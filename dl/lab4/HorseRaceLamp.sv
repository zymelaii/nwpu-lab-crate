==> flow/design.v <==
module HorseRaceLamp (
  input  logic      clk,
  input  logic      rst,
  output logic[7:0] out
);
logic rst_n;
logic[24:0] count;
assign rst_n = ~rst;
always_ff @(posedge clk, posedge rst_n) begin
  if (rst_n) begin
    count <= 25'b0;
  end else begin
    count <= count + 1;
  end
end
always_ff @(posedge clk, posedge rst_n) begin
  if (rst_n) begin
    out <= 8'hff;
  end else begin
    case (count[24:21])
      0:  out <= 8'b1111_1110;
      1:  out <= 8'b1111_1101;
      2:  out <= 8'b1111_1011;
      3:  out <= 8'b1111_0111;
      4:  out <= 8'b1110_1111;
      5:  out <= 8'b1101_1111;
      6:  out <= 8'b1011_1111;
      7:  out <= 8'b0111_1111;
      8:  out <= 8'b1011_1111;
      9:  out <= 8'b1101_1111;
      10: out <= 8'b1110_1111;
      11: out <= 8'b1111_0111;
      12: out <= 8'b1111_1011;
      13: out <= 8'b1111_1101;
      14: out <= 8'b1111_1110;
      15: out <= 8'b1111_1111;
    endcase
  end
end
endmodule : HorseRaceLamp
* Step by step through the tools: HorseRaceLamp
Tool output for the design above, in the order of the flow.
Line numbers count from 1 in the design file above.
Operators: Yosys type, input widths -> output width; for muxes data width and select width s.
Library cell names are shortened.
The mark - stands for no value.
- Top module :: HorseRaceLamp
- Clock port :: clk
- Library :: sky130hd
- Timing corner :: tt_025C_1v80

* Word-level counts
Yosys after proc, flatten, opt, wreduce and memory -nomap, before mapping. Enables and synchronous resets that opt folds into registers are not counted as muxes. Memory bits, and registers merged into a memory's read port (data or address), are not among the register bits. Print and check cells are not counted. Equal cells are merged and count once.
Memory sizes are those after Yosys's memory passes, which may raise the word count (mostly to a power of two), join words into wider ones and drop unused or constant bits.
- Add/sub/neg operators :: 1
- Reductions and logical operators :: 1
** Operator list (count)
- $add 25x1->25 const B :: 1
- $logic_not 1->1 :: 1
- Flip-flop bits (word level) :: 25
- Bits in read-only memories :: 128
- Word width x clocked read ports :: 8
- Memories kept :: 1
- Bits of input ports :: 2
- Output and inout bits :: 8
- Word-level cells :: 4
** Memories
- (no name shown) :: words 16, bits a word 8, rd ports 1, wr ports 0, line 20 : case (count[24:21])

* Logic depth
Yosys ltp: most cells in a row. Word level: on the elaborated netlist, between registers, memories and ports. Mapped: between sequential cells and ports; inverters and the memories' decode and read muxes count.
- Depth in word-level cells :: 1
- ABC_AREA :: 0
- Gate-level depth with buffers :: 5

* Mapped cells and area
Source: synth_stat.txt of the flow (Yosys; design flattened, memories mapped). It holds for the ABC_AREA given above (unset counts as 0); a run with the other value may have another netlist.
- Cell count :: 123
- Synthesis area :: 1480.2 sq um
- Sequential part of the area :: 835.8 sq um
- Mapped flip-flops :: 33
- Buffer cells :: 4
** Cell types
- dfrtp_1 :: count 25, area in all 625.6 sq um
- dfstp_2 :: count 8, area in all 210.202 sq um
- xnor2_1 :: count 14, area in all 122.618 sq um
- xor2_1 :: count 10, area in all 87.584 sq um
- nor4_4 :: count 3, area in all 63.811 sq um
- nand2_1 :: count 13, area in all 48.797 sq um
- nand3_1 :: count 9, area in all 45.043 sq um
- nand4_4 :: count 2, area in all 42.541 sq um
- nor2_1 :: count 7, area in all 26.275 sq um
- nand4_1 :: count 4, area in all 25.024 sq um
- a21o_1 :: count 3, area in all 22.522 sq um
- and3_1 :: count 3, area in all 18.768 sq um
- or3b_2 :: count 2, area in all 17.517 sq um
- clkbuf_1 :: count 4, area in all 15.014 sq um
- nand3b_1 :: count 2, area in all 15.014 sq um
- nor3_1 :: count 3, area in all 15.014 sq um
- ha_1 :: count 1, area in all 12.512 sq um
- nand2b_1 :: count 2, area in all 12.512 sq um
Other cell types: 8; their cells: 8.

* Worst setup path after synthesis
Path of least setup slack by OpenSTA after synthesis, without wires, with an ideal clock, recovery checks aside; 20% of the period is set as input and as output delay. Where synthesis merged equal registers, the netlist keeps one of their names.
- Kind :: register to register
- Start :: register count[3]
- End :: register count[19]
- Clock period :: 1.44 ns
- Setup time :: 0.123 ns
- Time at the first pin :: 0.000 ns
- Arrival :: 1.227 ns
- Required time :: 1.317 ns
- Slack :: 0.091 ns
- Delay of the path :: 1.350 ns
- Stages on the path :: 5
- Path buffers :: 0
- Synthesis period reached :: 1.349 ns
"delay of the path" is the arrival time less input delay plus setup time.
"stages on the path" counts driving pins, that of a launching flip-flop among them; a cell with two outputs on the path counts twice.
"synthesis period reached" = period - worst setup slack (recovery checks aside). The figure is calculated, with input and output delays left at 20% of the set period.
The rows between start and end are the longest chain of elaborated cells between them; the timing report does not say that the signal goes this way. Where chains are equally long, one stands for them.
Each line given opens the expression or statement behind the cell; cells for indexed reads and writes are added by Yosys, which also makes memories of some case tables.
- Path through :: dfrtp_1 nand4_4 nor4_4 nand4_1 xnor2_1
- Cells in the longest elaborated chain :: 1
- Elaborated cells on any way between the ends :: 1
** RTL lines, path post-synthesis
- from (decl) :: line 7 : logic[24:0] count;
- from (assign) :: line 11 : count <= 25'b0;
- from (assign) :: line 13 : count <= count + 1;
- $add 25x1->25 :: line 13
- to (assign) :: line 11
- to (assign) :: line 13
- to (decl) :: line 7

* Timing after layout
From the final timing report of job 2: the path of least setup slack in the routed layout; clock arrival at registers is part of the times.
- Kind :: register to register
- Start :: register count[3]
- End :: register count[19]
- Clock period :: 1.71 ns
- Setup time :: 0.11 ns
- Time at the first pin :: 0.27 ns
- Arrival :: 1.60 ns
- Required time :: 1.88 ns
- Slack :: 0.28 ns
- Stages on the path :: 5
- Path buffers :: 0
The rows between start and end are the longest chain of elaborated cells between them; the timing report does not say that the signal goes this way. Where chains are equally long, one stands for them.
- Path through :: dfrtp_2 nand4_4 nor4_4 nand4_1 xnor2_1
- Cells in the longest elaborated chain :: 1
- Elaborated cells on any way between the ends :: 1
** RTL lines, path after layout
- from (decl) :: line 7 : logic[24:0] count;
- from (assign) :: line 11 : count <= 25'b0;
- from (assign) :: line 13 : count <= count + 1;
- $add 25x1->25 :: line 13
- to (assign) :: line 11
- to (assign) :: line 13
- to (decl) :: line 7

Add stored flow runs of HorseRaceLamp

Top module HorseRaceLamp; platform sky130hd; tools Yosys and OpenROAD; 2 stored runs in no particular order. Input and output delays are each 20% of the period that was set; the output load is 0.01 pF.
"period achieved" is the run's clock period less its worst setup slack. It is reckoned from that one timing run; input and output delays stay at 20% of the period that was set.
"time on the worst setup path" = time allowed to the worst setup path (clock period - input delay - output delay, where it has them) - its slack; a late launch clock adds to it, a late capture clock takes from it.
"total power of the final layout" rests on the timing tool's default activity at the inputs, not on a simulated workload.

** Job 1
- Settings :: period_ns=0.827; CORE_UTILIZATION=66; CORE_ASPECT_RATIO=0.93; TNS_END_PERCENT=90; ABC_AREA=1; GPL_TIMING_DRIVEN=1; CTS_CLUSTER_DIAMETER=377; MAX_ROUTING_LAYER=met5; CAP_MARGIN=20; CORE_MARGIN=2; SLEW_MARGIN=20
- Outcome :: incomplete, clock tree synthesis halted on DPL-0033

** Job 2
- Settings :: period_ns=1.71; CORE_UTILIZATION=25; SETUP_SLACK_MARGIN=0.37; PLACE_DENSITY_LB_ADDON=0.19; CORE_MARGIN=3; CELL_PAD_IN_SITES_GLOBAL_PLACEMENT=3; CELL_PAD_IN_SITES_DETAIL_PLACEMENT=0; GPL_TIMING_DRIVEN=0; CTS_CLUSTER_SIZE=71; MIN_ROUTING_LAYER=met1; CAP_MARGIN=20; SLEW_MARGIN=20
- Smallest setup slack :: 0.279 ns
- Cell area after synthesis :: 1,480.2 sq um
- Period achieved :: 1.431 ns
- Total power of the final layout :: 1.407 mW
- Overall die area :: 6,879.9 sq um
- Standard-cell area of the final layout :: 1,891.8 sq um
- Final design utilization :: 33.7 %
- Time on the worst setup path :: 1.43 ns
- Type of the worst setup path :: register to register
